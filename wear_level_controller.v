==> flow/design.v <==
module erase_counter_table #(
    parameter BLOCKS = 64
)(
    input clk,
    input reset,
    input erase_en,
    input [$clog2(BLOCKS)-1:0] block_id,
    output [BLOCKS*16-1:0] erase_count_flat
);
    reg [15:0] erase_count [0:BLOCKS-1];
    integer i;
    always @(posedge clk) begin
        if (reset) begin
            for (i = 0; i < BLOCKS; i = i + 1)
                erase_count[i] <= 16'd0;
        end else if (erase_en) begin
            erase_count[block_id] <= erase_count[block_id] + 1'b1;
        end
    end
    genvar g;
    generate
        for (g = 0; g < BLOCKS; g = g + 1) begin : PACK
            assign erase_count_flat[g*16 +: 16] = erase_count[g];
        end
    endgenerate
endmodule
module free_block_pool #(
    parameter BLOCKS = 64
)(
    input clk,
    input reset,
    input allocate,
    input [$clog2(BLOCKS)-1:0] alloc_block,
    input free,
    input [$clog2(BLOCKS)-1:0] free_block,
    output [BLOCKS-1:0] free_bitmap
);
    reg [BLOCKS-1:0] free_bitmap_r;
    assign free_bitmap = free_bitmap_r;
    always @(posedge clk) begin
        if (reset) begin
            free_bitmap_r <= {BLOCKS{1'b1}};  
        end else begin
            if (allocate)
                free_bitmap_r[alloc_block] <= 1'b0;
            if (free)
                free_bitmap_r[free_block] <= 1'b1;
        end
    end
endmodule
module wear_level_controller #(
    parameter BLOCKS = 64,
    parameter ERASE_W = 16,
    parameter THRESHOLD = 16'd1000
)(
    input clk,
    input reset,
    input write_req,
    output reg [$clog2(BLOCKS)-1:0] phys_block,
    output reg ready
);
    wire [BLOCKS*ERASE_W-1:0] erase_count_flat;
    wire [BLOCKS-1:0] free_bitmap;
    wire [$clog2(BLOCKS)-1:0] selected_block;
    wire valid_block;
    reg allocate;
    erase_counter_table #(
        .BLOCKS(BLOCKS)
    ) ect (
        .clk(clk),
        .reset(reset),
        .erase_en(1'b0),        
        .block_id({$clog2(BLOCKS){1'b0}}),
        .erase_count_flat(erase_count_flat)
    );
    free_block_pool #(
        .BLOCKS(BLOCKS)
    ) fbp (
        .clk(clk),
        .reset(reset),
        .allocate(allocate),
        .alloc_block(selected_block),
        .free(1'b0),
        .free_block({$clog2(BLOCKS){1'b0}}),
        .free_bitmap(free_bitmap)
    );
    wear_level_selector #(
        .BLOCKS(BLOCKS),
        .ERASE_W(ERASE_W),
        .THRESHOLD(THRESHOLD)
    ) wls (
        .erase_count_flat(erase_count_flat),
        .free_bitmap(free_bitmap),
        .selected_block(selected_block),
        .valid(valid_block)
    );
    always @(posedge clk) begin
        if (reset) begin
            ready <= 1'b0;
            allocate <= 1'b0;
        end else begin
            ready <= 1'b0;
            allocate <= 1'b0;
            if (write_req && valid_block) begin
                phys_block <= selected_block;
                allocate <= 1'b1;
                ready <= 1'b1;
            end
        end
    end
endmodule
module wear_level_selector #(
    parameter BLOCKS = 64,
    parameter ERASE_W = 16,
    parameter THRESHOLD = 16'd1000
)(
    input [BLOCKS*ERASE_W-1:0] erase_count_flat,
    input [BLOCKS-1:0] free_bitmap,
    output reg [$clog2(BLOCKS)-1:0] selected_block,
    output reg valid
);
    integer i;
    reg [ERASE_W-1:0] min_erase;
    reg [ERASE_W-1:0] erase_i;
    always @(*) begin
        min_erase = {ERASE_W{1'b1}};
        selected_block = 0;
        valid = 1'b0;
        for (i = 0; i < BLOCKS; i = i + 1) begin
            erase_i = erase_count_flat[i*ERASE_W +: ERASE_W];
            if (free_bitmap[i] &&
                erase_i < min_erase &&
                erase_i < THRESHOLD) begin
                min_erase = erase_i;
                selected_block = i[$clog2(BLOCKS)-1:0];
                valid = 1'b1;
            end
        end
    end
endmodule
Tool chain data of wear_level_controller
Tool output for the design above, in the order of the flow.
Lines are those of the file above, counted from 1.
Operators carry their Yosys type and port widths (W data, S select, Z words).
Not given: n/a

design
  design top = wear_level_controller
  clock = clk
  standard-cell library = sky130hd
  library corner = tt_025C_1v80

After elaboration
Yosys after proc, flatten, opt, wreduce and memory -nomap, before mapping. Enables and synchronous resets that opt folds into registers are not counted as muxes. Memory bits, and registers merged into a memory's read port (data or address), are not among the register bits. Print and check cells are not counted.

operators by class
  $add $sub $neg = 1
  multipliers = 0
  div/mod/pow operators = 0
  magnitude comparators = 128
  eq/ne operators = 0
  shift operators = 2
  mux-type cells = 191
  bitwise logic cells = 4
  reduce/logical cells = 130

operator list
  kind                      number
  $lt A16 B10 Y1 const AB   64
  $lt A16 B16 Y1 const A    63
  $mux W16                  63
  $mux W6                   32
  $logic_and A1 B1 Y1       129
  $shift A1 B7 Y64 const A  2
  $mux W5                   16
  $mux W1                   66
  $and A64 B64 Y64          1
  $or A64 B64 Y64           1
  $not A64 Y64              1
  $mux W4                   8
  $lt A16 B16 Y1 const AB   1
  $mux W3                   4
  $neg A6 Y7                1
  $mux W2                   2
  $reduce_and A2 Y1         1
  $not A1 Y1                1

word-level totals
  register bits after elaboration = 71
  latch bits = 0
  memory bits (writable) = 0
  memory bits (read-only) = 0
  clocked read ports x word width = 0
  memory cells = 0
  input port bits = 3
  word-level cells = 459

Longest topological paths
Longest topological path by Yosys (ltp), each cell counted once; first at word level (registers and memories cut), then after technology mapping (sequential cells cut; the memories' decode and read muxes count).

logic depth
  depth after elaboration = 261
  ABC_AREA = 0
  depth in mapped cells = 14
  gate-level depth less buffers = 12

After synthesis
Yosys stat after the flow's synthesis: flattened, memories mapped to cells. It holds for the ABC_AREA given above (unset counts as 0); a run with the other value may have another netlist.

mapped netlist
  mapped cells = 444
  mapped area = 3756.1 µm²
  mapped flip-flops = 71
  buffers = 17

cell types
  type                       number
  sky130_fd_sc_hd__dfxtp_1   65
  sky130_fd_sc_hd__nor2_1    74
  sky130_fd_sc_hd__a21oi_1   45
  sky130_fd_sc_hd__edfxtp_1  6
  sky130_fd_sc_hd__o22a_1    16
  sky130_fd_sc_hd__a31oi_1   17
  sky130_fd_sc_hd__nor3_1    20
  sky130_fd_sc_hd__nand2_1   22
  sky130_fd_sc_hd__nor4_2    6
  sky130_fd_sc_hd__o21ai_0   14
  sky130_fd_sc_hd__nor4_1    11
  sky130_fd_sc_hd__nor2b_1   9
  sky130_fd_sc_hd__inv_1     14
  sky130_fd_sc_hd__o31ai_1   7
  sky130_fd_sc_hd__nor3b_1   6
  sky130_fd_sc_hd__and2_1    7
  sky130_fd_sc_hd__nor4_4    2
  sky130_fd_sc_hd__clkbuf_1  11

Not listed: further types 52, cells in them 92.
By module: a second synthesis without flattening, with its own total; a netlist apart from the flattened one above.

unflattened totals
  cell total of the unflattened synthesis = 9658
  area (unflattened synthesis) = 90362.9 µm²

Rows give one instance, submodules left out.

by module
  module                            instances  cells  area (µm²)  sequential area (µm²)
  erase_counter_table #(BLOCKS=64)  1          3485   45880.3     30749.5
  wear_level_selector               1          5759   40799.1     0.0
  free_block_pool #(BLOCKS=64)      1          404    3462.1      1281.2
  wear_level_controller             1          10     221.5       200.2

Worst setup path after synthesis
OpenSTA on the mapped netlist: ideal clock, no wires. The path of least setup slack (recovery checks aside). Input and output delay are each 20% of the period. Register names are those of the netlist, which keeps one name where synthesis merged equal registers.

timing after synthesis
  path kind = reg2reg
  from = register fbp.free_bitmap_r[4]
  to = register fbp.free_bitmap_r[17]
  clock period = 3.96 ns
  library setup time = 0.117 ns
  data arrival time = 3.168 ns
  data required time = 3.843 ns
  path slack = 0.675 ns
  path delay = 3.285 ns
  stages = 15
  buffers on the path = 2
  period reached after synthesis = 3.285 ns

"path delay" is the arrival time less input delay plus setup time.
"stages" counts driving pins, that of a launching flip-flop among them; a cell with two outputs on the path counts twice.
"period reached after synthesis" is the clock period less the worst setup slack; recovery checks do not enter. This is arithmetic on one report: input and output delays are still those of the set period (20% each).
Where a signal picks the word or bit written, the line may be left out of the assigning lines.

on the way, after synthesis
  cells stage by stage = sky130_fd_sc_hd__dfxtp_1 -> sky130_fd_sc_hd__nor4_2 -> sky130_fd_sc_hd__nand4_2 -> sky130_fd_sc_hd__nor4_4 -> sky130_fd_sc_hd__buf_4 -> sky130_fd_sc_hd__nand4_1 -> sky130_fd_sc_hd__nand3_1 -> sky130_fd_sc_hd__nor2_1 -> sky130_fd_sc_hd__ha_1 -> sky130_fd_sc_hd__nand4_1 -> sky130_fd_sc_hd__or2_2 -> sky130_fd_sc_hd__mux2i_1 -> sky130_fd_sc_hd__buf_2 -> sky130_fd_sc_hd__nand3b_2 -> sky130_fd_sc_hd__o22a_1

RTL lines, path after synthesis
  what             RTL line  source
  start, declared  38        reg [BLOCKS-1:0] free_bitmap_r;
  start, assigned  42        free_bitmap_r <= {BLOCKS{1'b1}};
  start, assigned  45        free_bitmap_r[alloc_block] <= 1'b0;
  end, assigned    42
  end, assigned    45
  end, declared    38

Chain of elaborated cells between the ends: none given.

Timing after layout
Path of least setup slack in the final report of entry A (OpenROAD, finished layout, wires in). Where an end is a register, its clock arrival counts in the times.

timing post-layout
  path kind = reg2reg
  from = register fbp.free_bitmap_r[0]
  to = register fbp.free_bitmap_r[52]
  clock period = 5.6 ns
  library setup time = 0.13 ns
  data arrival time = 4.67 ns
  data required time = 5.82 ns
  path slack = 1.15 ns
  stages = 13
  buffers on the path = 0

A register here has more assigning lines than the two given.
Where a signal picks the word or bit written, the line may be left out of the assigning lines.

on the way, post-layout
  cells stage by stage = sky130_fd_sc_hd__dfxtp_1 -> sky130_fd_sc_hd__nor4_2 -> sky130_fd_sc_hd__nand4_2 -> sky130_fd_sc_hd__nor4_4 -> sky130_fd_sc_hd__o21ai_0 -> sky130_fd_sc_hd__nand3_1 -> sky130_fd_sc_hd__nor2_1 -> sky130_fd_sc_hd__ha_1 -> sky130_fd_sc_hd__nand4_1 -> sky130_fd_sc_hd__or2_2 -> sky130_fd_sc_hd__mux2i_1 -> sky130_fd_sc_hd__nor3b_2 -> sky130_fd_sc_hd__a21oi_1

RTL lines, path post-layout
  what             RTL line  source
  start, declared  38        reg [BLOCKS-1:0] free_bitmap_r;
  start, assigned  42        free_bitmap_r <= {BLOCKS{1'b1}};
  start, assigned  45        free_bitmap_r[alloc_block] <= 1'b0;
  end, assigned    42
  end, assigned    45
  end, declared    38

Chain of elaborated cells between the ends: none given.

Wiki page: wear_level_controller / flow data

2 stored runs of wear_level_controller in the flow (synthesis by Yosys, layout by OpenROAD, sky130hd cells), in arbitrary order. Constraints: input delay and output delay 20% of the set period each, output load 0.01 pF.
"finish__power__total": no workload was simulated; the value follows from the tool's default switching activity.

settings of entry A
{
  "period_ns": 5.6,
  "CORE_UTILIZATION": 48,
  "PLACE_DENSITY_LB_ADDON": 0.2,
  "CORE_MARGIN": 10,
  "CELL_PAD_IN_SITES_GLOBAL_PLACEMENT": 1,
  "ABC_AREA": 0,
  "GPL_ROUTABILITY_DRIVEN": 0,
  "CTS_CLUSTER_SIZE": 44,
  "CTS_CLUSTER_DIAMETER": 28,
  "CAP_MARGIN": 40,
  "SLEW_MARGIN": 20
}
report of entry A
yosys chip area after synthesis (um^2): 3756.1
finish__design__die__area: 11763.6
finish__design__instance__utilization: 0.5363
finish__timing__setup__ws: 1.150
finish__timing__setup__tns: 0.000
finish__timing__hold__ws: 0.509
finish__power__total: 1.013e-03

settings of entry B
{
  "period_ns": 3.17,
  "CORE_UTILIZATION": 38,
  "SETUP_SLACK_MARGIN": -0.06,
  "PLACE_DENSITY_LB_ADDON": 0.12,
  "CORE_ASPECT_RATIO": 1.68,
  "CELL_PAD_IN_SITES_DETAIL_PLACEMENT": 1,
  "TNS_END_PERCENT": 80,
  "GPL_ROUTABILITY_DRIVEN": 0,
  "CTS_CLUSTER_SIZE": 63,
  "CTS_CLUSTER_DIAMETER": 265,
  "CAP_MARGIN": 25,
  "MIN_ROUTING_LAYER": "met1",
  "CORE_MARGIN": 2,
  "SLEW_MARGIN": 20
}
report of entry B
yosys chip area after synthesis (um^2): 3756.1
finish__design__die__area: 10722.9
finish__design__instance__utilization: 0.6069
finish__timing__setup__ws: -0.207
finish__timing__setup__tns: -8.976
finish__timing__hold__ws: 0.523
finish__power__total: 2.180e-03
